==> flow/design.v <==
module board_synt (
    input clk, reset, car_entered, is_uni_car_entered, car_exited, is_uni_car_exited,
    output reg [15:0] uni_parked_car, parked_car,
    output [15:0] uni_vacated_space, vacated_space,
    output uni_is_vacated_space, is_vacated_space
);
wire [5:0] hour, minute;
timer_synt tmr (clk, reset, hour, minute);
reg [15:0] uni_max, pub_max;
assign uni_vacated_space = uni_max <= uni_parked_car ? 0 : (pub_max > parked_car ? uni_max - uni_parked_car : 700 - parked_car - uni_parked_car);
assign vacated_space = pub_max <= parked_car ? 0 : (uni_max > uni_parked_car ? pub_max - parked_car : 700 - parked_car - uni_parked_car);
assign uni_is_vacated_space = uni_vacated_space > 0;
assign is_vacated_space = vacated_space > 0;
always @(hour) begin
    uni_max = 0; pub_max = 0;
    if (hour >= 8 && hour < 13) begin uni_max = 500; pub_max = 200; end
    else if (hour == 13) begin uni_max = 450; pub_max = 250; end
    else if (hour == 14) begin uni_max = 400; pub_max = 300; end
    else if (hour == 15) begin uni_max = 350; pub_max = 350; end
    else if (hour >= 16 && hour < 21) begin uni_max = 200; pub_max = 500; end
end
always @(posedge clk) begin
    if (car_exited) begin
        if (is_uni_car_exited && uni_parked_car != 0) uni_parked_car = uni_parked_car - 1;
        else if (parked_car != 0) parked_car = parked_car - 1;
    end
    if (car_entered) begin
        if (is_uni_car_entered && uni_parked_car < uni_max) uni_parked_car = uni_parked_car + 1;
        else if (parked_car < pub_max) parked_car = parked_car + 1;
    end
    if (reset) begin
        uni_parked_car =16'b0;
        parked_car =16'b0;
    end
end
endmodule
module timer_synt (
    input clk, reset,
    output reg [5:0] hour, minute
);
reg [25:0] counter;
always @(posedge clk) begin
    counter = counter + 1;
    if (counter >= 6000000) begin counter = 0; minute = minute + 1; end
    if (minute >= 60) begin minute = 0; hour = hour + 1; end
    if (hour >= 24) begin hour = 0; end
    if (reset) begin        
        hour = 6'b0;
        minute = 6'b0;
        counter = 26'b0;
    end
end
endmodule
[Reports on board_synt]
Tool output for the design above, in the order of the flow.
Lines are those of the file above, counted from 1.
Operators carry their Yosys type and port widths (W data, S select, Z words).
Library cell names are shortened.
A cell with -- has no value.
Design
  design top: board_synt
  clock: clk
  cell library: sky130hd
  corner: tt_025C_1v80

[After elaboration]
Counts by Yosys on the flattened word-level netlist (proc, flatten, opt, wreduce; memories kept). Register bits leave out memories and registers merged into their read ports (data or address); mux counts leave out enables and synchronous resets folded into registers. Print and check cells are left out. Cells with the same type and inputs are merged into one.
Bit counts
  elaborated cells: 69
  bits in writable memories: 0
  input port bits: 6
  word width x clocked read ports: 0
  memories: 0
  bits in read-only memories: 0
  latch bits: 0
  register bits: 70
Operators by class
  shifts and indexed selects: 0
  div/mod/pow operators: 0
  muxes and demuxes: 26
  reduce/logical cells: 9
  equality and inequality tests: 3
  multipliers: 0
  add/sub/neg operators: 11
  $lt $le $gt $ge: 15
  bitwise operators: 0
Operators by type and width (number)
  $mux W16: 14
  $mux W9: 9
  $add A16 B1 Y16 const B: 2
  $sub A16 B1 Y16 const B: 2
  $gt A16 B1 Y1 const B: 2
  $gt A16 B16 Y1: 2
  $le A16 B16 Y1: 2
  $lt A16 B16 Y1: 2
  $reduce_bool A16 Y1: 2
  $sub A9 B16 Y16: 2
  $add A26 B1 Y26 const B: 1
  $ge A26 B23 Y1 const B: 1
  $eq A6 B4 Y1 const B: 3
  $sub A10 B16 Y16 const A: 1
  $sub A16 B16 Y16: 1
  $add A6 B1 Y6 const B: 2
  $ge A6 B5 Y1 const B: 2
  $mux W6: 2
  $mux W8: 1
  $reduce_or A2 Y1: 3
  $ge A6 B4 Y1 const B: 1
  $lt A6 B4 Y1 const B: 1
  $lt A6 B5 Y1 const B: 1
  $ge A6 B6 Y1 const B: 1
  $logic_and A1 B1 Y1: 4

[Depth]
Depth = most cells in a row (Yosys ltp): at word level without a register or memory, in the mapped netlist without a sequential cell, where the memories' decode and read muxes count.
Logic depth
  depth after elaboration: 11
  ABC_AREA: 0
  depth in mapped cells: 23
  mapped depth without buffers: 20

[Netlist]
The flow's flattened synthesis, as Yosys stat reports it; memories are mapped. The netlist is that of the ABC_AREA named above (0 if unset); the other value can give another one.
Cell types
  dfxtp_1: number 70, total area 1.4E+03 µm²
  ha_1: number 74, total area 925.888 µm²
  xnor2_1: number 60, total area 525.504 µm²
  nor2_1: number 102, total area 382.867 µm²
  inv_1: number 84, total area 315.302 µm²
  nand2_1: number 73, total area 274.013 µm²
  a21oi_1: number 49, total area 245.235 µm²
  xor2_1: number 27, total area 236.477 µm²
  o21ai_0: number 38, total area 190.182 µm²
  nand3_1: number 36, total area 180.173 µm²
  nor3_1: number 30, total area 150.144 µm²
  o21a_1: number 14, total area 105.101 µm²
  nor2b_1: number 16, total area 100.096 µm²
  nand4_1: number 15, total area 93.84 µm²
  a21o_1: number 12, total area 90.086 µm²
  clkbuf_1: number 24, total area 90.086 µm²
  nand2b_1: number 14, total area 87.584 µm²
  mux2i_1: number 8, total area 80.077 µm²
Other cell types: 53; their cells: 187.
Mapped netlist
  mapped flip-flops: 70
  sequential part of the area: 1401.3 µm²
  cell area after synthesis: 6979.2 µm²
  buffer cells: 30
  standard cells after synthesis: 933
By module: a second synthesis without flattening, with its own total; a netlist apart from the flattened one above.
Second synthesis, totals
  cells (unflattened synthesis): 970
  area (unflattened synthesis): 7145.6 µm²
Rows give one instance, submodules left out.
By module
  board_synt: area 4913.5 µm², times used 1, cells 700
  timer_synt: area 2232.1 µm², times used 1, cells 270

[Path before layout]
Path of least setup slack by OpenSTA after synthesis, without wires, with an ideal clock, recovery checks aside; 20% of the period is set as input and as output delay. Where synthesis merged equal registers, the netlist keeps one of their names.
Timing path after synthesis
  path type: reg-to-output
  from: register tmr.hour[0]
  to: output port uni_is_vacated_space
  stages on the path: 21
  path buffers: 2
  clock period: 6.92 ns
  setup slack: 0.967 ns
  delay of the path: 4.569 ns
  arrival: 4.569 ns
  synthesis period reached: 5.953 ns
"delay of the path" is the arrival time less input delay plus setup time.
A path that ends at an output port has no setup time.
"stages on the path" counts driving pins, that of a launching flip-flop among them; a cell with two outputs on the path counts twice.
"synthesis period reached" = period - worst setup slack (recovery checks aside). The figure is calculated, with input and output delays left at 20% of the set period.
The rows between start and end are the longest chain of elaborated cells between them; the timing report does not say that the signal goes this way. Where chains are equally long, one stands for them.
A line is the first line of the expression or statement that the cell stems from. Yosys adds cells for indexed reads and writes and turns some case tables into memories.
At most two assigning lines are given for a register; there are more.
On the way, after synthesis
  cells stage by stage: dfxtp_1 > inv_1 > ha_1 > nor2b_1 > or3_1 > clkbuf_1 > inv_1 > nor2_1 > inv_1 > fa_1 > nor2b_1 > o21ai_0 > a21oi_1 > o21ai_1 > o21a_1 > buf_6 > and2_4 > o21a_1 > or4b_1 > or4_1 > or4b_1
  cells in the longest elaborated chain: 11
Ends and longest elaborated chain, after synthesis
  start: declaration: line 39  | output reg [5:0] hour, minute
  start: assignment: line 45  | if (minute >= 60) begin minute = 0; hour = hour + 1; end
  start: assignment: line 46  | if (hour >= 24) begin hour = 0; end
  $ge A6 B5 Y1: line 20  | else if (hour >= 16 && hour < 21) begin uni_max = 200; pub_max = 500; end
  $logic_and A1 B1 Y1: line 20
  $mux W8: line 20
  $mux W9: line 19  | else if (hour == 15) begin uni_max = 350; pub_max = 350; end
  $mux W9: line 18  | else if (hour == 14) begin uni_max = 400; pub_max = 300; end
  $mux W9: line 17  | else if (hour == 13) begin uni_max = 450; pub_max = 250; end
  $mux W9: line 16  | if (hour >= 8 && hour < 13) begin uni_max = 500; pub_max = 200; end
  $sub A9 B16 Y16: line 10  | assign uni_vacated_space = uni_max <= uni_parked_car ? 0 : (pub_max > parked_car ? uni_max - uni_parked_car : ...
  $mux W16 (2 in a row): line 10
  $gt A16 B1 Y1: line 12  | assign uni_is_vacated_space = uni_vacated_space > 0;
  end: declaration: line 5  | output uni_is_vacated_space, is_vacated_space

[Path in the finished layout]
Path of least setup slack in the final report of stored run 1 (OpenROAD, finished layout, wires in). Where an end is a register, its clock arrival counts in the times.
Timing path post-layout
  path type: reg-to-output
  from: register tmr.hour[0]
  to: output port is_vacated_space
  clock period: 6.43 ns
  setup slack: 0.18 ns
  stages on the path: 22
  arrival: 4.97 ns
  path buffers: 3
The rows between start and end are the longest chain of elaborated cells between them; the timing report does not say that the signal goes this way. Where chains are equally long, one stands for them.
At most two assigning lines are given for a register; there are more.
On the way, post-layout
  cells stage by stage: dfxtp_4 > inv_1 > ha_2 > nor2b_2 > or3_4 > clkinvlp_4 > nor2_4 > inv_2 > fa_1 > nor2b_2 > o21ai_2 > a21oi_2 > o31ai_2 > buf_4 > a21oi_4 > buf_12 > o21a_1 > a211oi_1 > a2111o_1 > or4_1 > or4b_1 > dlygate4sd2_1
  cells in the longest elaborated chain: 11
Ends and longest elaborated chain, post-layout
  start: declaration: line 39  | output reg [5:0] hour, minute
  start: assignment: line 45  | if (minute >= 60) begin minute = 0; hour = hour + 1; end
  start: assignment: line 46  | if (hour >= 24) begin hour = 0; end
  $ge A6 B5 Y1: line 20  | else if (hour >= 16 && hour < 21) begin uni_max = 200; pub_max = 500; end
  $logic_and A1 B1 Y1: line 20
  $mux W9: line 20
  $mux W9: line 19  | else if (hour == 15) begin uni_max = 350; pub_max = 350; end
  $mux W9: line 18  | else if (hour == 14) begin uni_max = 400; pub_max = 300; end
  $mux W9: line 17  | else if (hour == 13) begin uni_max = 450; pub_max = 250; end
  $mux W9: line 16  | if (hour >= 8 && hour < 13) begin uni_max = 500; pub_max = 200; end
  $sub A9 B16 Y16: line 11  | assign vacated_space = pub_max <= parked_car ? 0 : (uni_max > uni_parked_car ? pub_max - parked_car : 700 - pa ...
  $mux W16 (2 in a row): line 11
  $gt A16 B1 Y1: line 13  | assign is_vacated_space = vacated_space > 0;
  end: declaration: line 5  | output uni_is_vacated_space, is_vacated_space

==> runs of board_synt <==
Module board_synt, platform sky130hd: 2 stored runs of the flow (Yosys, OpenROAD) with differing settings, in no particular order. Input and output delays are each 20% of the period that was set; the output load is 0.01 pF.
"achieved clock period (ns)" means the clock period less the worst setup slack. The figure is calculated, with input and output delays left at 20% of the set period.
"worst setup path time (ns)" is the time allowed to the run's worst setup path (the clock period less input and output delay, where it has them) less its slack. Clock arrival times count: a late capture clock shortens it, a late launch clock lengthens it.

Flow files of stored run 1
==> flow/run.sh <==
#!/bin/bash
# the make line also repeats the synthesis and layout settings of config.mk as NAME=value (left out here)
make -C /OpenROAD-flow-scripts/flow DESIGN_CONFIG=/design/flow/config.mk WORK_HOME=/design/flow/orfs CLKGATE_MAP_FILE= finish
==> flow/config.mk <==
export PLATFORM = sky130hd
export DESIGN_NAME = board_synt
export DESIGN_NICKNAME = board_synt
export VERILOG_FILES = /design/flow/design.v
export SDC_FILE = /design/flow/constraint.sdc
export NUM_CORES = 4
export LEC_CHECK = 0
export CAP_MARGIN = 15
export CORE_MARGIN = 2
export CORE_UTILIZATION = 46
export CTS_CLUSTER_DIAMETER = 313
export GPL_ROUTABILITY_DRIVEN = 0
export GPL_TIMING_DRIVEN = 0
export HOLD_SLACK_MARGIN = 0.09
export PLACE_DENSITY = 0.62
export SLEW_MARGIN = 20
==> flow/constraint.sdc <==
create_clock -name core_clock -period 6.43 [get_ports {clk}]
set_input_delay 1.2860 -clock core_clock [delete_from_list [all_inputs] [get_ports {clk}]]
set_output_delay 1.2860 -clock core_clock [all_outputs]
set_load 0.01 [all_outputs]

report of stored run 1
yosys chip area after synthesis (um^2): 6979.2
finish__design__die__area: 16173.5
finish__design__instance__area__stdcell: 8680.8
finish__timing__setup__ws: 0.176
finish__timing__setup__tns: 0.000
achieved clock period (ns): 6.254
worst setup path time (ns): 4.97
worst setup path kind: reg-to-output

Flow files of stored run 2
==> flow/run.sh <==
#!/bin/bash
# the make line also repeats the synthesis and layout settings of config.mk as NAME=value (left out here)
make -C /OpenROAD-flow-scripts/flow DESIGN_CONFIG=/design/flow/config.mk WORK_HOME=/design/flow/orfs CLKGATE_MAP_FILE= finish
==> flow/config.mk <==
export PLATFORM = sky130hd
export DESIGN_NAME = board_synt
export DESIGN_NICKNAME = board_synt
export VERILOG_FILES = /design/flow/design.v
export SDC_FILE = /design/flow/constraint.sdc
export NUM_CORES = 4
export LEC_CHECK = 0
export CAP_MARGIN = 20
export CELL_PAD_IN_SITES_DETAIL_PLACEMENT = 2
export CORE_MARGIN = 3
export CORE_UTILIZATION = 64
export CTS_CLUSTER_DIAMETER = 40
export PLACE_DENSITY_LB_ADDON = 0.16
export SETUP_SLACK_MARGIN = -0.22
export SLEW_MARGIN = 20
==> flow/constraint.sdc <==
create_clock -name core_clock -period 9.8 [get_ports {clk}]
set_input_delay 1.9600 -clock core_clock [delete_from_list [all_inputs] [get_ports {clk}]]
set_output_delay 1.9600 -clock core_clock [all_outputs]
set_load 0.01 [all_outputs]

report of stored run 2: did not finish, place, DPL-0033
